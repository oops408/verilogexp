==> flow/design.v <==
module sha256 (input clk, reset, input start,
               input [7:0] data_in,
               output reg [7:0] data_out,
               output reg busy,
               output reg done);
  reg [7:0] state[8];
  reg [31:0] message[16];
  reg [7:0] block_counter;
  reg [7:0] word_counter;
  reg [7:0] k[64];
  always @(posedge clk) begin
    if (reset) begin
      block_counter <= 8'b0;
      word_counter <= 8'b0;
      busy <= 1'b0;
      done <= 1'b0;
    end else if (start) begin
      busy <= 1'b1;
      message[word_counter] <= data_in;
      word_counter <= word_counter + 1;
      if (word_counter == 15) begin
        block_counter <= block_counter + 1;
        word_counter <= 8'b0;
      end
      if (block_counter == 8'b11111111) begin
        done <= 1'b1;
        busy <= 1'b0;
      end
    end
  end
  assign data_out = state[block_counter];
endmodule
=== Step by step through the tools: sha256 ===
What the tools print for sha256, step after step.
Lines are those of the file above, counted from 1.
Cell names lack the library's common part.
A cell with -- has no value.

* Design top: sha256
* Clock: clk
* Cell library: sky130hd
* Timing corner: tt_025C_1v80

=== Word level ===
Source: Yosys, flattened and elaborated, memories not mapped. Widths are those after wreduce. Registers that Yosys merges into a memory's read port (data or address) are not register bits. Print and check cells do not count. Equal cells are merged and count once.

* Word-level cells: 12
* Input bits: 11
* Bits in registers: 18
* Output and inout bits: 10

* Eq/ne operators: 2
* Muxes and demuxes: 2
* $add $sub $neg: 2
* Reduce/logical cells: 2

{| class="wikitable"
|+ Operators with widths
! operator !! number
|-
| 8-bit by 1-bit adder with 8-bit output with constant B || 2
|-
| 8-bit by 4-bit equality test with 1-bit output with constant B || 1
|-
| 8-bit equality test with constant B || 1
|-
| 8-bit 2-to-1 mux || 1
|-
| 2-bit AND reduction || 2
|-
| 1-bit 2-to-1 mux || 1
|}

=== Logic depth ===
Yosys ltp: most cells in a row. Word level: on the elaborated netlist, between registers, memories and ports. Mapped: between sequential cells and ports; inverters and the memories' decode and read muxes count.

* Depth in word-level cells: 2
* ABC_AREA: 0
* Gate-level depth with buffers: 5
* Gate-level depth less buffers: 4

=== After synthesis ===
Source: synth_stat.txt of the flow (Yosys; design flattened, memories mapped). It holds for the ABC_AREA given above (unset counts as 0); a run with the other value may have another netlist.

{| class="wikitable"
|+ Cell types
! type !! number !! total area (sq um)
|-
| dfxtp_1 || 18 || 360.346
|-
| buf_4 || 8 || 60.058
|-
| a21oi_1 || 9 || 45.043
|-
| mux2_2 || 3 || 33.782
|-
| nand4_1 || 5 || 31.28
|-
| or3_1 || 5 || 31.28
|-
| nor2_1 || 8 || 30.029
|-
| or4_1 || 4 || 30.029
|-
| ha_1 || 2 || 25.024
|-
| o21ai_0 || 5 || 25.024
|-
| nand2_1 || 6 || 22.522
|-
| o31ai_1 || 3 || 22.522
|-
| nor4_4 || 1 || 21.27
|-
| nor2b_1 || 3 || 18.768
|-
| xor2_1 || 2 || 17.517
|-
| nand3_1 || 3 || 15.014
|-
| clkbuf_8 || 1 || 13.763
|-
| nor4_1 || 2 || 12.512
|}

Other cell types: 10; their cells: 16.

* Flip-flop cells: 18
* Cell count: 104
* Sequential area: 360.3 sq um
* Buffers: 14
* Chip area (Yosys): 907.1 sq um

=== Path before layout ===
Path of least setup slack by OpenSTA after synthesis, without wires, with an ideal clock, recovery checks aside; 20% of the period is set as input and as output delay. Where synthesis merged equal registers, the netlist keeps one of their names.

* Kind: flip-flop to flip-flop
* Start point: register word_counter[4]
* End point: register block_counter[5]
* Path slack: 0.116 ns
* Launch time at the first pin: 0.000 ns
* Buffers on the path: 2
* Period: 1.89 ns
* Data required time: 1.769 ns
* Arrival time: 1.653 ns
* Driving pins on the path: 6
* Library setup time: 0.121 ns
* Path delay: 1.774 ns
* Synthesis period reached: 1.774 ns

"path delay" is the arrival time less input delay plus setup time.
"driving pins on the path" counts driving pins, that of a launching flip-flop among them; a cell with two outputs on the path counts twice.
"synthesis period reached" is the clock period less the worst setup slack; recovery checks do not enter. This is arithmetic on one report: input and output delays are still those of the set period (20% each).
The rows between start and end are the longest chain of elaborated cells between them; the timing report does not say that the signal goes this way. Where chains are equally long, one stands for them.
Each line given opens the expression or statement behind the cell; cells for indexed reads and writes are added by Yosys, which also makes memories of some case tables.
At most two assigning lines are given for a register; there are more.

* Cell sequence: dfxtp_1 -> or4_1 -> buf_2 -> clkbuf_8 -> nor4_4 -> mux2_2
* Cells in the longest elaborated chain: 2
* Elaborated cells between the ends (all ways): 2
* RTL lines with such cells: 1
* Those cells by class: 1 x eq/ne; 1 x reduce/logical

{| class="wikitable"
|+ RTL lines, path after synthesis
! what !! line !! source
|-
| start: declaration || 9 || <nowiki>reg [7:0] word_counter;</nowiki>
|-
| start: assignment || 14 || <nowiki>word_counter <= 8'b0;</nowiki>
|-
| start: assignment || 20 || <nowiki>word_counter <= word_counter + 1;</nowiki>
|-
| 8-bit by 4-bit equality test with 1-bit output || 21 || <nowiki>if (word_counter == 15) begin</nowiki>
|-
| 2-bit AND reduction || -- ||
|-
| end: assignment || 13 || <nowiki>block_counter <= 8'b0;</nowiki>
|-
| end: assignment || 22 || <nowiki>block_counter <= block_counter + 1;</nowiki>
|-
| end: declaration || 8 || <nowiki>reg [7:0] block_counter;</nowiki>
|}

=== Timing after layout ===
From the final timing report of run A: the path of least setup slack in the routed layout; clock arrival at registers is part of the times.

* Kind: flip-flop to flip-flop
* Start point: register word_counter[4]
* End point: register block_counter[3]
* Period: 2.23 ns
* Data required time: 2.46 ns
* Launch time at the first pin: 0.29 ns
* Buffers on the path: 1
* Library setup time: 0.06 ns
* Path slack: 0.42 ns
* Arrival time: 2.05 ns
* Driving pins on the path: 5

The rows between start and end are the longest chain of elaborated cells between them; the timing report does not say that the signal goes this way. Where chains are equally long, one stands for them.
At most two assigning lines are given for a register; there are more.

* Cell sequence: dfxtp_1 -> or4_4 -> buf_4 -> or4_1 -> a21oi_1
* Cells in the longest elaborated chain: 2
* Elaborated cells between the ends (all ways): 2
* RTL lines with such cells: 1
* Those cells by class: 1 x eq/ne; 1 x reduce/logical

{| class="wikitable"
|+ RTL lines, path after layout
! what !! line !! source
|-
| start: declaration || 9 || <nowiki>reg [7:0] word_counter;</nowiki>
|-
| start: assignment || 14 || <nowiki>word_counter <= 8'b0;</nowiki>
|-
| start: assignment || 20 || <nowiki>word_counter <= word_counter + 1;</nowiki>
|-
| 8-bit by 4-bit equality test with 1-bit output || 21 || <nowiki>if (word_counter == 15) begin</nowiki>
|-
| 2-bit AND reduction || -- ||
|-
| end: assignment || 13 || <nowiki>block_counter <= 8'b0;</nowiki>
|-
| end: assignment || 22 || <nowiki>block_counter <= block_counter + 1;</nowiki>
|-
| end: declaration || 8 || <nowiki>reg [7:0] block_counter;</nowiki>
|}

Memo
Re: implementation data of sha256

Stored flow runs of sha256 (2 of them; Yosys, OpenROAD, sky130hd). They differ in their settings and are not a sequence. Constraints: input delay and output delay 20% of the set period each, output load 0.01 pF.
By "achieved period" is meant the clock period of the run minus its worst setup slack. This is arithmetic on one report: input and output delays are still those of the set period (20% each).
"worst path time" = time allowed to the worst setup path (clock period - input delay - output delay, where it has them) - its slack; a late launch clock adds to it, a late capture clock takes from it.
"total power after layout" is the tool's figure for a default switching activity; nothing was simulated.

=== Run A ===
{| class="wikitable"
! Setting !! Value
|-
| period_ns || 2.23
|-
| SETUP_SLACK_MARGIN || 0.25
|-
| CAP_MARGIN || 20
|-
| CORE_MARGIN || 2
|-
| CORE_UTILIZATION || 40
|-
| SLEW_MARGIN || 20
|-
! Result !! Value
|-
| Standard-cell area after routing || 991.0 sq um
|-
| Total power after layout || 0.5681 mW
|-
| Worst slack on setup checks || 0.417 ns
|-
| Achieved period || 1.813 ns
|-
| Worst path time || 1.81 ns
|-
| Worst setup path kind || flip-flop to flip-flop
|-
| Total negative setup slack || 0.000 ns
|-
| Post-route utilization || 45.7%
|-
| Synthesis area || 907.1 sq um
|-
| Die area || 2,664.6 sq um
|-
| Worst hold slack after layout || 0.485 ns
|}

=== Run B ===
{| class="wikitable"
! Setting !! Value
|-
| period_ns || 1.31
|-
| CORE_UTILIZATION || 36
|-
| PLACE_DENSITY || 0.43
|-
| CORE_ASPECT_RATIO || 0.63
|-
| CELL_PAD_IN_SITES_GLOBAL_PLACEMENT || 3
|-
| CELL_PAD_IN_SITES_DETAIL_PLACEMENT || 1
|-
| ABC_AREA || 1
|-
| GPL_TIMING_DRIVEN || 1
|-
| GPL_ROUTABILITY_DRIVEN || 0
|-
| CTS_CLUSTER_DIAMETER || 378
|-
| CAP_MARGIN || 20
|-
| CORE_MARGIN || 2
|-
| SLEW_MARGIN || 20
|-
! Result !! Value
|-
| Standard-cell area after routing || 1,164.9 sq um
|-
| Total power after layout || 1.098 mW
|-
| Worst slack on setup checks || 0.064 ns
|-
| Achieved period || 1.246 ns
|-
| Worst path time || 1.25 ns
|-
| Worst setup path kind || flip-flop to flip-flop
|-
| Total negative setup slack || 0.000 ns
|-
| Post-route utilization || 47.2%
|-
| Synthesis area || 965.9 sq um
|-
| Die area || 3,124.7 sq um
|-
| Worst hold slack after layout || 0.457 ns
|}
