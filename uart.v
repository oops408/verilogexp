==> flow/design.v <==
module uart(
    input clk,
    input rst_n,
    input [7:0] data_in,
    input start,
    output reg [7:0] data_out,
    output reg done
);
parameter BAUD_RATE = 9600;
parameter BIT_PERIOD = 1000000000 / BAUD_RATE;  
reg [3:0] state;
reg [7:0] shift_reg;
reg [3:0] bit_count;
reg start_bit, stop_bit;
reg tx_active;
parameter IDLE = 4'd0;
parameter START_BIT = 4'd1;
parameter DATA_BITS = 4'd2;
parameter PARITY_BIT = 4'd3;
parameter STOP_BIT = 4'd4;
always @(posedge clk or negedge rst_n) begin
    if (!rst_n) begin
        state <= IDLE;
        shift_reg <= 8'b0;
        bit_count <= 4'd0;
        start_bit <= 1'b0;
        stop_bit <= 1'b0;
        tx_active <= 1'b0;
        done <= 1'b0;
        data_out <= 8'b0;
    end else begin
        case (state)
            IDLE: begin
                if (start) begin
                    shift_reg <= data_in;
                    bit_count <= 4'd0;
                    start_bit <= 1'b1;
                    stop_bit <= 1'b0;
                    tx_active <= 1'b1;
                    state <= START_BIT;
                end else begin
                    tx_active <= 1'b0;
                    done <= 1'b0;
                end
            end
            START_BIT: begin
                if (bit_count == 4'd0) begin
                    data_out <= 8'b0;
                end else if (bit_count >= 4'd1 && bit_count <= 4'd8) begin
                    data_out[bit_count-1] <= shift_reg[bit_count-1];
                end else if (bit_count == 4'd9) begin
                    data_out[7] <= 1'b0;  
                    stop_bit <= 1'b0;
                    for (int i=0; i<8; i=i+1) begin
                        stop_bit <= stop_bit ^ data_out[i];
                    end
                    state <= STOP_BIT;
                end
                bit_count <= bit_count + 1;
            end
            DATA_BITS: begin
                if (bit_count == 4'd9) begin
                    stop_bit <= 1'b1;
                    state <= PARITY_BIT;
                end else begin
                    bit_count <= bit_count + 1;
                end
            end
            PARITY_BIT: begin
                if (bit_count == 4'd10) begin
                    state <= STOP_BIT;
                end else begin
                    bit_count <= bit_count + 1;
                end
            end
            STOP_BIT: begin
                if (bit_count == 4'd11) begin
                    done <= 1'b1;
                    tx_active <= 1'b0;
                    state <= IDLE;
                end else begin
                    bit_count <= bit_count + 1;
                end
            end
            default: begin
                state <= IDLE;
            end
        endcase
    end
end
always @(posedge clk) begin
    if (tx_active) begin
        shift_reg <= {1'b0, shift_reg[7:1]};
    end
end
endmodule
## Reports on uart

The steps from the RTL of uart to its reports follow in flow order.
Line numbers count from 1 in the design file above.
Operators: Yosys type, input widths -> output width; for muxes data width and select width s.
Not given: n/a

| inputs | value |
|---|---|
| top module | uart |
| clock input | clk |
| library | sky130hd |
| library corner | tt_025C_1v80 |

## Elaborated design

Yosys after proc, flatten, opt, wreduce and memory -nomap, before mapping. Memory bits, and registers merged into a memory's read port (data or address), are not among the register bits. Print and check cells are not counted. Equal cells are merged and count once.

| word-level totals | value |
|---|---|
| register bits | 17 |
| input bits | 11 |
| elaborated cells | 66 |

| operators by class | value |
|---|---|
| add/subtract/negate cells | 3 |
| magnitude comparators | 2 |
| eq/ne operators | 18 |
| shift-type cells | 3 |
| multiplexer cells | 20 |
| bitwise gates (word level) | 3 |
| reductions and logical operators | 12 |

Operators with widths:

| kind | number |
|---|---|
| $mux 4 | 11 |
| $pmux 4 s5 | 2 |
| $shift 1x33->8 | 1 |
| $shift 1x33->8 const A | 1 |
| $neg 32->33 | 1 |
| $ne 2x2->1 const B | 11 |
| $eq 4x4->1 const B | 3 |
| $eq 4x2->1 const B | 2 |
| $logic_not 4->1 | 2 |
| $shiftx 8x5->1 const A | 1 |
| $and 8x8->8 | 1 |
| $or 8x8->8 | 1 |
| $not 8->8 | 1 |
| $mux 8 | 1 |
| $reduce_and 7->1 | 1 |
| $mux 7 | 1 |
| $sub 4x1->5 const B | 1 |
| $reduce_and 5->1 | 1 |
| $reduce_bool 5->1 | 1 |
| $reduce_and 2->1 | 2 |
| $reduce_bool 2->1 | 2 |
| $add 4x1->4 const B | 1 |
| $ge 4x1->1 const B | 1 |
| $eq 4x1->1 const B | 1 |
| $eq 4x3->1 const B | 1 |
| $le 4x4->1 const B | 1 |
| $mux 1 | 4 |
| $reduce_and 3->1 | 1 |

Other operator kinds: 3; their cells: 3.

## Longest topological paths

Yosys ltp: most cells in a row. Word level: on the elaborated netlist, between registers, memories and ports. Mapped: between sequential cells and ports; inverters and the memories' decode and read muxes count.

| depth | value |
|---|---|
| depth after elaboration | 8 |
| ABC_AREA | 0 |
| mapped depth | 12 |
| depth with buffers taken out | 11 |

## After synthesis

Source: synth_stat.txt of the flow (Yosys; design flattened, memories mapped). It holds for the ABC_AREA given above (unset counts as 0); a run with the other value may have another netlist.

Cell types:

| cell type | number | total area (um^2) |
|---|---|---|
| sky130_fd_sc_hd__dfrtp_1 | 16 | 400.384 |
| sky130_fd_sc_hd__ha_1 | 15 | 187.68 |
| sky130_fd_sc_hd__nand2_1 | 17 | 63.811 |
| sky130_fd_sc_hd__a21oi_1 | 7 | 35.034 |
| sky130_fd_sc_hd__nor3b_1 | 4 | 30.029 |
| sky130_fd_sc_hd__dfstp_2 | 1 | 26.275 |
| sky130_fd_sc_hd__inv_1 | 7 | 26.275 |
| sky130_fd_sc_hd__nor3_1 | 5 | 25.024 |
| sky130_fd_sc_hd__nor2_1 | 6 | 22.522 |
| sky130_fd_sc_hd__o211ai_1 | 3 | 22.522 |
| sky130_fd_sc_hd__o211a_1 | 2 | 20.019 |
| sky130_fd_sc_hd__and3_1 | 3 | 18.768 |
| sky130_fd_sc_hd__nand4_1 | 3 | 18.768 |
| sky130_fd_sc_hd__nor2b_1 | 3 | 18.768 |
| sky130_fd_sc_hd__a211o_1 | 2 | 17.517 |
| sky130_fd_sc_hd__xnor2_1 | 2 | 17.517 |
| sky130_fd_sc_hd__xnor2_2 | 1 | 16.266 |
| sky130_fd_sc_hd__buf_2 | 3 | 15.014 |

Not listed: further types 34, cells in them 39.

| mapped netlist | value |
|---|---|
| standard cells after synthesis | 139 |
| synthesis area | 0.00128 mm^2 |
| flip-flops | 17 |

## Worst setup path after synthesis

OpenSTA on the mapped netlist: ideal clock, no wires. The path of least setup slack (recovery checks aside). Input and output delay are each 20% of the period. Register names are those of the netlist, which keeps one name where synthesis merged equal registers.

| timing path post-synthesis | value |
|---|---|
| kind | register to register |
| start | reg bit_count[2] |
| end | reg data_out[6] |
| period | 3.33 ns |
| setup time | 0.143 ns |
| time at the first pin | 0.000 ns |
| arrival time | 2.506 ns |
| data required time | 3.187 ns |
| setup slack | 0.681 ns |
| path delay | 2.649 ns |
| driving pins on the path | 12 |
| buffers on the path | 1 |
| period reached after synthesis | 2.649 ns |

"path delay" is the arrival time less input delay plus setup time.
"driving pins on the path": output pins that drive a net of the path, with the launching flip-flop's if there is one; two outputs of one cell count as two.
"period reached after synthesis" = period - worst setup slack (recovery checks aside). The figure is calculated, with input and output delays left at 20% of the set period.
At most two assigning lines are given for a register; there are more.
Where a signal picks the word or bit written, the line may be left out of the assigning lines.

| on the way, post-synthesis | value |
|---|---|
| cell sequence | sky130_fd_sc_hd__dfrtp_1 sky130_fd_sc_hd__buf_4 sky130_fd_sc_hd__inv_1 sky130_fd_sc_hd__ha_1 sky130_fd_sc_hd__a21boi_2 sky130_fd_sc_hd__xnor2_2 sky130_fd_sc_hd__nand3_1 sky130_fd_sc_hd__ha_1 sky130_fd_sc_hd__nor4bb_1 sky130_fd_sc_hd__nand4_1 sky130_fd_sc_hd__nor3b_1 sky130_fd_sc_hd__a31oi_1 |

RTL lines, path post-synthesis:

| element | RTL line | RTL |
|---|---|---|
| from (decl) | 13 | `reg [3:0] bit_count;` |
| from (assign) | 59 | `bit_count <= bit_count + 1;` |
| from (assign) | 66 | `bit_count <= bit_count + 1;` |
| to (assign) | 30 | `data_out <= 8'b0;` |
| to (assign) | 48 | `data_out <= 8'b0;` |
| to (decl) | 6 | `output reg [7:0] data_out,` |

No chain of elaborated cells between the ends is given.

## Path in the finished layout

Path of least setup slack in the final report of run A (OpenROAD, finished layout, wires in). Where an end is a register, its clock arrival counts in the times.

| timing path after layout | value |
|---|---|
| kind | register to register |
| start | reg bit_count[2] |
| end | reg data_out[6] |
| period | 3.64 ns |
| setup time | 0.13 ns |
| time at the first pin | 0.29 ns |
| arrival time | 3.43 ns |
| data required time | 3.80 ns |
| setup slack | 0.38 ns |
| driving pins on the path | 11 |
| buffers on the path | 0 |

At most two assigning lines are given for a register; there are more.
Where a signal picks the word or bit written, the line may be left out of the assigning lines.

| on the way, after layout | value |
|---|---|
| cell sequence | sky130_fd_sc_hd__dfrtp_1 sky130_fd_sc_hd__inv_1 sky130_fd_sc_hd__ha_1 sky130_fd_sc_hd__a21boi_2 sky130_fd_sc_hd__xnor2_2 sky130_fd_sc_hd__nand3_1 sky130_fd_sc_hd__ha_1 sky130_fd_sc_hd__nor4bb_1 sky130_fd_sc_hd__nand4_1 sky130_fd_sc_hd__nor3b_1 sky130_fd_sc_hd__a31oi_1 |

RTL lines, path after layout:

| element | RTL line | RTL |
|---|---|---|
| from (decl) | 13 | `reg [3:0] bit_count;` |
| from (assign) | 59 | `bit_count <= bit_count + 1;` |
| from (assign) | 66 | `bit_count <= bit_count + 1;` |
| to (assign) | 30 | `data_out <= 8'b0;` |
| to (assign) | 48 | `data_out <= 8'b0;` |
| to (decl) | 6 | `output reg [7:0] data_out,` |

No chain of elaborated cells between the ends is given.

Lab notebook: uart

Flow measurements of uart on sky130hd: 2 stored runs with different settings, listed in no order. Input and output delays are each 20% of the period that was set; the output load is 0.01 pF.
"achieved clock period" means the clock period less the worst setup slack. The figure is calculated, with input and output delays left at 20% of the set period.
By "power" is meant OpenSTA's value without simulated activity: inputs other than the clock are taken to toggle once in ten clock periods, and the tool carries that through the logic.

#### Run A

| setting | value |
|---|---|
| period_ns | `3.64` |
| CORE_UTILIZATION | `45` |
| CORE_ASPECT_RATIO | `0.8` |
| CORE_MARGIN | `10` |
| CELL_PAD_IN_SITES_GLOBAL_PLACEMENT | `1` |
| CTS_CLUSTER_SIZE | `44` |
| CAP_MARGIN | `20` |
| SLEW_MARGIN | `20` |

| result | value |
|---|---|
| cell area after synthesis | 0.00128 mm^2 |
| full die area | 0.0053906 mm^2 |
| standard-cell area after layout | 0.0014426 mm^2 |
| smallest setup slack | 0.376 ns |
| worst hold slack after layout | 0.498 ns |
| power | 1239 µW |
| achieved clock period | 3.264 ns |

#### Run B

| setting | value |
|---|---|
| period_ns | `4.92` |
| CORE_UTILIZATION | `61` |
| PLACE_DENSITY_LB_ADDON | `0.01` |
| CORE_ASPECT_RATIO | `0.54` |
| CAP_MARGIN | `20` |
| CORE_MARGIN | `2` |
| SLEW_MARGIN | `20` |

| result | value |
|---|---|
| cell area after synthesis | 0.00128 mm^2 |
| full die area | 0.0024982 mm^2 |
| standard-cell area after layout | 0.0014414 mm^2 |
| smallest setup slack | 1.643 ns |
| worst hold slack after layout | 0.509 ns |
| power | 924.1 µW |
| achieved clock period | 3.277 ns |
